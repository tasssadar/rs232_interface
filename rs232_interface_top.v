==> flow/design.v <==
module clkdiv(CLK, CLK_DIV);
	input CLK;
	output CLK_DIV;
	reg [31:0]counter;
	wire CLK_DIV;
	parameter divider = 32'd1;
	always @(posedge CLK)
	begin
		if(counter == 0)
			counter <= divider;
		else
			counter <= counter - 1;
	end
	assign CLK_DIV = (counter == 1);
endmodule
module hex_num(HPIN, VAL);
	localparam[6:0] H0 = 7'b0000001;
	localparam[6:0] H1 = 7'b1000000;
	localparam[6:0] H2 = 7'b0001000;
	localparam[6:0] V0 = 7'b0100000;
	localparam[6:0] V1 = 7'b0000010;
	localparam[6:0] V2 = 7'b0010000;
	localparam[6:0] V3 = 7'b0000100;
	output[6:0] HPIN;
	input[3:0] VAL;
	reg[6:0] disp_val;
	assign HPIN = ~disp_val;
	always @(VAL)
	begin
		case(VAL)
			4'd0: disp_val <= (H0 | H2 | V0 | V1 | V2 | V3);
			4'd1: disp_val <= (V1 | V3);
			4'd2: disp_val <= (H0 | H1 | H2 | V1 | V2);
			4'd3: disp_val <= (H0 | H1 | H2 | V1 | V3);
			4'd4: disp_val <= (H1 | V0 | V1 | V3);
			4'd5: disp_val <= (H0 | H1 | H2 | V0 | V3);
			4'd6: disp_val <= (H1 | H2 | V0 | V2 | V3);
			4'd7: disp_val <= (H0 | V1 | V3);
			4'd8: disp_val <= (H0 | H1 | H2 | V0 | V1 | V2 | V3);
			4'd9: disp_val <= (H0 | H1 | H2 | V0 | V1 | V3);
			4'd10: disp_val <= (H1);  
			default: disp_val <= 0;
		endcase
	end
endmodule
module rs232_interface_top(CLOCK_50, UART_TXD, UART_RXD, LEDG,LEDR, KEY, SW, HEX0, HEX1, HEX2, HEX3, HEX4, HEX5, HEX6, HEX7);
	localparam ST_WAITING = 0;
	localparam ST_SEND    = 1;
	localparam PKTST_START = 0;
	localparam PKTST_CMD   = 1;
	localparam PKTST_LEN   = 2;
	localparam PKTST_DATA  = 3;
	localparam[7:0] CMD_KEY = 0;
	localparam[7:0] CMD_SW = 1;
	localparam[7:0] CMD_LEDG = 2;
	localparam[7:0] CMD_LEDR = 3;
	localparam[7:0] CMD_SET_HEX = 4;
	input CLOCK_50;
	output UART_TXD;
	input UART_RXD;
	output[7:0] LEDG;
	output[17:0] LEDR;
	input [4:0] KEY;
	input [17:0] SW;
	output[6:0] HEX0;
	output[6:0] HEX1;
	output[6:0] HEX2;
	output[6:0] HEX3;
	output[6:0] HEX4;
	output[6:0] HEX5;
	output[6:0] HEX6;
	output[6:0] HEX7;
	reg[7:0] tx_out;
	wire tx_busy;
	reg tx_start;
	wire[7:0] rx_in;
	wire rx_recv;
	reg[1:0] state;
	reg[4:0] last_key;
	reg[17:0] last_sw;
	reg[7:0] ledg_vals;
	reg[17:0] ledr_vals;
	reg[55:0] hex_vals;
	reg[1:0] send_st;
	reg[7:0] send_cmd;
	reg[31:0] send_data;
	reg[7:0] send_len;
	reg[127:0] recv_buf;
	reg[5:0] recv_cnt;
	reg[1:0] recv_state;
	reg[7:0] recv_cur_cmd;
	reg[7:0] recv_cur_len;
	reg[7:0] recv_cur_read;
	reg[127:0] recv_cur_data;
	uart_tx tx(.CLK(CLOCK_50), .TX_START(tx_start), .TX_DATA(tx_out), .TX_BUSY(tx_busy), .TX_PIN(UART_TXD));
	uart_rx rx(.CLK(CLOCK_50), .RX_DATA(rx_in), .RX_RECV(rx_recv), .RX_PIN(UART_RXD));
	hex_num h0(HEX0, hex_vals[6:0]);
	hex_num h1(HEX1, hex_vals[13:7]);
	hex_num h2(HEX2, hex_vals[20:14]);
	hex_num h3(HEX3, hex_vals[27:21]);
	hex_num h4(HEX4, hex_vals[34:28]);
	hex_num h5(HEX5, hex_vals[41:35]);
	hex_num h6(HEX6, hex_vals[48:42]);
	hex_num h7(HEX7, hex_vals[55:49]);
	assign LEDG = ledg_vals;
	assign LEDR = ledr_vals;
	task start_send;
	input[7:0] cmd, len;
	input[31:0] data;
	begin
		send_len <= len;
		send_data <= data;
		send_cmd <= cmd;
		state <= ST_SEND;
	end
	endtask
	task handle_pkt;
	input[7:0] cmd, len;
	input[127:0] data;
	begin
		case(cmd)
		CMD_LEDG: ledg_vals <= data[7:0];
		CMD_LEDR: ledr_vals <= data[17:0];
		CMD_SET_HEX:
			case(data[15:8])
				0: hex_vals[6:0]   <= data[7:0];
				1: hex_vals[13:7]  <= data[7:0];
				2: hex_vals[20:14] <= data[7:0];
				3: hex_vals[27:21] <= data[7:0];
				4: hex_vals[34:28] <= data[7:0];
				5: hex_vals[41:35] <= data[7:0];
				6: hex_vals[48:42] <= data[7:0];
				7: hex_vals[55:49] <= data[7:0];
			endcase
		endcase
	end
	endtask
	task handle_recv_byte;
	begin
		case(recv_state)
		PKTST_CMD: recv_cur_cmd <= recv_buf[7:0];
		PKTST_LEN: recv_cur_len <= recv_buf[7:0];
		PKTST_DATA: begin
				recv_cur_data = (recv_cur_data << 8) | recv_buf[7:0];
				recv_cur_read <= recv_cur_read + 1;
			end
		endcase
		if(recv_state != PKTST_DATA && (recv_state != PKTST_START || recv_buf[7:0] == 8'hff))
			recv_state <= recv_state + 1;
		if(recv_state == PKTST_DATA && recv_cur_read+1 >= recv_cur_len) begin
			handle_pkt(recv_cur_cmd, recv_cur_len, recv_cur_data);
			recv_state <= PKTST_START;
			recv_cur_read <= 0;
			recv_cur_data <= 0;
		end
		recv_buf <= (recv_buf >> 8);
		recv_cnt <= recv_cnt - 1;
	end
	endtask
	always @(posedge CLOCK_50)
	begin
		if(!tx_busy && tx_start)
			tx_start <= 0;
		if(rx_recv) begin
			recv_buf <= (recv_buf << 8) | rx_in;
			recv_cnt <= recv_cnt + 1;
		end
		case(state)
		ST_WAITING:
			if(recv_cnt > 0) begin
				handle_recv_byte();              
			end else if(last_key != KEY) begin  
				start_send(CMD_KEY, 1, ~KEY);
				last_key <= KEY;
			end else if(last_sw != SW) begin    
				start_send(CMD_SW, 3, SW);
				last_sw <= SW;
			end
		ST_SEND:
			if(!tx_busy && !tx_start) begin
				case(send_st)
				PKTST_START: tx_out <= 8'hff;
				PKTST_CMD: tx_out <= send_cmd;
				PKTST_LEN: tx_out <= send_len;
				PKTST_DATA:
				begin
					tx_out <= send_data[7:0];
					send_data <= send_data >> 8;
					send_len = send_len - 1;
				end
				endcase
				tx_start <= 1;
				if(send_st >= PKTST_LEN && send_len == 0) begin
					send_st <= PKTST_START;
					state <= ST_WAITING;
				end else if(send_st != PKTST_DATA)
					send_st <= send_st + 1;
			end
		default:
			state <= ST_WAITING;
		endcase
	end
endmodule
module uart_rx(CLK, RX_DATA, RX_RECV, RX_PIN);
	localparam OVERSAMPLING = 16;
	localparam OVERSAMPLING_LOG = 4;  
	input CLK;
	input RX_PIN;
	output reg[7:0] RX_DATA;
	output reg RX_RECV;
	wire clk_oversample;
	reg[4:0] state;
	reg[2:0] filter;
	reg[31:0] counter;
	reg rx_filtered;
	reg[OVERSAMPLING_LOG-1:0] oversample_cnt = 0;
	wire sample = clk_oversample && (oversample_cnt == OVERSAMPLING-1);
	clkdiv oversample_div(.CLK(CLK), .CLK_DIV(clk_oversample));
	defparam oversample_div.divider = 32'd27;  
	always @(posedge CLK)
	begin
		if(clk_oversample) begin
			if(RX_PIN && filter != 3'b111)
				filter <= filter + 3'b1;
			else if(!RX_PIN && filter != 3'b00)
				filter <= filter - 3'b1;
			if(filter == 3'b111)
				rx_filtered <= 1;
			else if(filter == 3'b000)
				rx_filtered <= 0;
			oversample_cnt <= state == 0 ? 0 : oversample_cnt + 1;
		end
	end
	always @(posedge CLK)
	begin
		if(counter < 32'd2000000)
			counter <= counter +1;
		else if(state == 5'b00000 && rx_filtered == 0)
			state <= 5'b01000;
		else if(sample) begin
			if(state < 5'b10000)
				state <= state + 1;
			else
				state <= 5'b00000;
			if(state[3])
				RX_DATA <= { rx_filtered, RX_DATA[7:1]};
		end
		RX_RECV <= (sample && state == 5'b10000 && rx_filtered);
	end
endmodule
module uart_tx(CLK, TX_START, TX_DATA, TX_BUSY, TX_PIN);
	input CLK;
	input TX_START;
	input[7:0] TX_DATA;
	output TX_PIN;
	output TX_BUSY;
	reg[3:0] state;
	reg[7:0] tx_buf;
	wire tx_ready;
	assign tx_ready = (state == 0);
	assign TX_BUSY = ~tx_ready;
	wire uart_clk;
	clkdiv uart_div(.CLK(CLK), .CLK_DIV(uart_clk));
	defparam uart_div.divider = 32'd434;  
	always @(posedge CLK) begin
		if(tx_ready && TX_START) begin
			tx_buf <= TX_DATA;  
			state <= 4'b0110;
		end else if(uart_clk && state >= 4'b0110) begin
			if(state[3] & uart_clk)
				tx_buf <= (tx_buf >> 1);  
			state <= state + 1;
		end
	end
	assign TX_PIN = (state <= 4'b10 | state == 4'b0110) | (state[3] & tx_buf[0]);
endmodule
* Tool chain data of rs232_interface_top
Tool output for the design above, in the order of the flow.
Line numbers count from 1 in the design file above.
Cell names lack the library's common part.
Not given: -
- Top :: rs232_interface_top
- Clock input :: CLOCK_50
- Library :: sky130hd
- Library corner :: tt_025C_1v80

* After elaboration
Source: Yosys, flattened and elaborated, memories not mapped. Widths are those after wreduce. Print and check cells do not count. Equal cells are merged and count once.
Memory sizes are those after Yosys's memory passes, which may raise the word count (mostly to a power of two), join words into wider ones and drop unused or constant bits.
- $add $sub $neg :: 14
- Multiply operators :: 0
- Divide/modulo/power cells :: 0
- Order comparisons :: 7
- Eq/ne operators :: 34
- Shift operators :: 0
- Muxes and demuxes :: 53
- Bitwise gates (word level) :: 20
- Reduce/logical cells :: 65
** Operator list (count)
- 128-bit two-way mux :: 3
- 32-bit two-way mux :: 5
- 128-bit by 8-bit bitwise OR with 128-bit output :: 1
- 8-bit two-way mux :: 10
- 24-bit two-way mux :: 3
- 32-bit by 1-bit subtractor with 32-bit output (second input constant) :: 2
- 32-bit by 1-bit equality test with 1-bit output (second input constant) :: 2
- 32-bit zero test :: 2
- 32-bit case mux with 2-bit select :: 1
- 7-bit NOT :: 8
- 5-bit AND reduction :: 9
- 8-bit by 3-bit equality test with 1-bit output (second input constant) :: 5
- 32-bit by 1-bit adder with 32-bit output (second input constant) :: 1
- 32-bit by 21-bit < comparator with 1-bit output (second input constant) :: 1
- 5-bit NOT with 32-bit output :: 1
- 8-bit by 2-bit equality test with 1-bit output (second input constant) :: 4
- 8-bit case mux with 4-bit select :: 1
- 8-bit case mux with 2-bit select :: 2
- 4-bit two-way mux :: 8
- 24-bit by 8-bit bitwise OR with 24-bit output :: 1
- 4-bit AND reduction :: 6
- 2-bit nonzero test :: 11
- 3-bit AND reduction :: 7
- 18-bit inequality test :: 1
- 6-bit two-way mux :: 3
- 8-bit zero test :: 2
- 2-bit two-way mux :: 7
- 1-bit logical AND :: 12
Other operator kinds: 42; their cells: 74.
- Flip-flop bits (word level) :: 443
- Bits in latches :: 0
- Bits in writable memories :: 0
- ROM bits :: 896
- Clocked read ports x word width :: 56
- Memories kept :: 8
- Input port bits :: 25
- Output and inout bits :: 83
- Word-level cells :: 238
** Memory list
- (no name shown) :: depth 16, width 7, rd ports 1, write ports 0, line 30 : case(VAL)
- (no name shown) :: depth 16, width 7, rd ports 1, write ports 0, line 30
- (no name shown) :: depth 16, width 7, rd ports 1, write ports 0, line 30
- (no name shown) :: depth 16, width 7, rd ports 1, write ports 0, line 30
- (no name shown) :: depth 16, width 7, rd ports 1, write ports 0, line 30
- (no name shown) :: depth 16, width 7, rd ports 1, write ports 0, line 30
Further memories, not shown: 2.

* Depth
Yosys ltp: most cells in a row. Word level: on the elaborated netlist, between registers, memories and ports. Mapped: between sequential cells and ports; inverters and the memories' decode and read muxes count.
- Depth in word-level cells :: 10
- ABC_AREA :: 0
- Depth in mapped cells :: 18
- Mapped depth without buffers :: 16

* After synthesis
Yosys stat after the flow's synthesis: flattened, memories mapped to cells. It holds for the ABC_AREA given above (unset counts as 0); a run with the other value may have another netlist.
- Standard cells after synthesis :: 2133
- Synthesis area :: 22570.4 um2
- Sequential area :: 11991.5 um2
- Flip-flops :: 486
- Buffers :: 101
** Cell types (count)
- edfxtp_1 :: 226
- dfxtp_1 :: 260
- mux2i_1 :: 181
- o21ai_0 :: 196
- ha_1 :: 74
- nand2_1 :: 205
- xnor2_1 :: 69
- nor2_1 :: 144
- inv_1 :: 131
- xor2_1 :: 50
- mux2_2 :: 32
- clkbuf_1 :: 80
- o21a_1 :: 33
- a21oi_1 :: 44
- nand3_1 :: 38
- or4_1 :: 25
- nor4_1 :: 25
- nor3_1 :: 31
Other cell types: 50; their cells: 289.
By module: a second synthesis without flattening, with its own total; a netlist apart from the flattened one above.
- Cell total of the unflattened synthesis :: 1883
- Area total of the unflattened synthesis :: 20537.2 um2
Rows give one instance, submodules left out.
** Modules
- rs232_interface_top :: instances 1, cells 1062, area 12598.3 um2, seq. area 7657.3 um2
- uart_rx :: instances 1, cells 203, area 2600.0 um2, seq. area 1611.5 um2
- hex_num :: instances 8, cells 29, area 200.2 um2, seq. area 0.0 um2
- clkdiv #(divider=27) :: instances 1, cells 166, area 1564.0 um2, seq. area 640.6 um2
- clkdiv #(divider=434) :: instances 1, cells 172, area 1559.0 um2, seq. area 640.6 um2
- uart_tx :: instances 1, cells 48, area 614.3 um2, seq. area 320.3 um2

* Worst setup path after synthesis
Path of least setup slack by OpenSTA after synthesis, without wires, with an ideal clock, recovery checks aside; 20% of the period is set as input and as output delay. Where synthesis merged equal registers, the netlist keeps one of their names.
- Path kind :: reg-to-reg
- From :: register recv_cur_read[0]
- To :: register ledr_vals[0]
- Period :: 6270 ps
- Library setup time :: 420 ps
- Time at the first pin :: 0 ps
- Arrival :: 3844 ps
- Required time :: 5850 ps
- Setup slack :: 2006 ps
- Delay of the path :: 4264 ps
- Stages :: 13
- Period reached after synthesis :: 4264 ps
"delay of the path" is the arrival time less input delay plus setup time.
"stages": output pins that drive a net of the path, with the launching flip-flop's if there is one; two outputs of one cell count as two.
"period reached after synthesis" = period - worst setup slack (recovery checks aside). The figure is calculated, with input and output delays left at 20% of the set period.
The rows between start and end are the longest chain of elaborated cells between them; the timing report does not say that the signal goes this way. Where chains are equally long, one stands for them.
A line is the first line of the expression or statement that the cell stems from. Yosys adds cells for indexed reads and writes and turns some case tables into memories.
- Path through :: edfxtp_1 > ha_1 > nand3_1 > nor2_1 > xor2_1 > ha_1 > and3_1 > o2111ai_1 > o211a_1 > buf_2 > buf_2 > buf_1 > nor3b_1
- Cells in the longest elaborated chain :: 4
- Elaborated cells on any way between the ends :: 4
** RTL lines, path after synthesis
- start: declaration :: line 93 : reg[7:0] recv_cur_read;
- 8-bit by 1-bit adder with 9-bit output :: line 150 : if(recv_state == PKTST_DATA && recv_cur_read+1 >= recv_cur_len) begin
- 9-bit by 8-bit >= comparator with 1-bit output :: line 150
- 1-bit logical AND :: line 150
- 4-bit AND reduction
- end: declaration :: line 82 : reg[17:0] ledr_vals;

* Path in the finished layout
From the final timing report of entry A: the path of least setup slack in the routed layout; clock arrival at registers is part of the times.
The report prints the path's times to 10 ps; the period is as set.
- Path kind :: reg-to-reg
- From :: register recv_cur_read[0]
- To :: register (name not given)
- Period :: 6450 ps
- Library setup time :: 80 ps
- Time at the first pin :: 590 ps
- Arrival :: 5170 ps
- Required time :: 6970 ps
- Setup slack :: 1800 ps
- Stages :: 16
The rows between start and end are the longest chain of elaborated cells between them; the timing report does not say that the signal goes this way. Where chains are equally long, one stands for them.
- Path through :: edfxtp_1 > ha_1 > nand3_1 > nor2_1 > xor2_1 > ha_1 > and3_1 > a221oi_1 > o211a_1 > or4_1 > mux2_2 > inv_1 > ha_1 > a21oi_1 > or3_1 > o221ai_1
- Cells in the longest elaborated chain :: 5
- Elaborated cells on any way between the ends :: 5
** RTL lines, path after layout
- start: declaration :: line 93 : reg[7:0] recv_cur_read;
- 8-bit by 1-bit adder with 9-bit output :: line 150 : if(recv_state == PKTST_DATA && recv_cur_read+1 >= recv_cur_len) begin
- 9-bit by 8-bit >= comparator with 1-bit output :: line 150
- 1-bit logical AND :: line 150
- 5-bit AND reduction
- 4-bit two-way mux

Lab notebook: rs232_interface_top

Flow measurements of rs232_interface_top on sky130hd: 2 stored runs with different settings, listed in no order. Input and output delays are each 20% of the period that was set; the output load is 0.01 pF.
"achieved period" = clock period - worst setup slack. The figure is calculated, with input and output delays left at 20% of the set period.
"critical path time" is the time allowed to the run's worst setup path (the clock period less input and output delay, where it has them) less its slack. Clock arrival times count: a late capture clock shortens it, a late launch clock lengthens it.
"critical path time" is known to 10 ps.

** Entry A
- Settings :: period_ns=6.45; CORE_UTILIZATION=47; SETUP_SLACK_MARGIN=0.19; PLACE_DENSITY=0.49; CELL_PAD_IN_SITES_GLOBAL_PLACEMENT=3; ABC_AREA=0; CAP_MARGIN=20; CORE_MARGIN=2; SLEW_MARGIN=20
- Standard-cell area of the final layout :: 26043.7 um2
- Synthesis area :: 22570.4 um2
- Critical path time :: 4650 ps
- Worst setup path type :: reg-to-reg
- Utilization in the final report :: 54.8%
- Lowest setup slack :: 1797 ps
- Die area :: 49791.5 um2
- Worst hold slack after layout :: 427 ps
- Achieved period :: 4653 ps

** Entry B
- Settings :: period_ns=4.85; CORE_UTILIZATION=24; SETUP_SLACK_MARGIN=0.94; PLACE_DENSITY_LB_ADDON=0.07; CORE_MARGIN=6; CAP_MARGIN=15; MIN_ROUTING_LAYER=met2; SLEW_MARGIN=20
- Standard-cell area of the final layout :: 27720.3 um2
- Synthesis area :: 22570.4 um2
- Critical path time :: 3800 ps
- Worst setup path type :: reg-to-reg
- Utilization in the final report :: 30.0%
- Lowest setup slack :: 1047 ps
- Die area :: 101547.0 um2
- Worst hold slack after layout :: 444 ps
- Achieved period :: 3803 ps
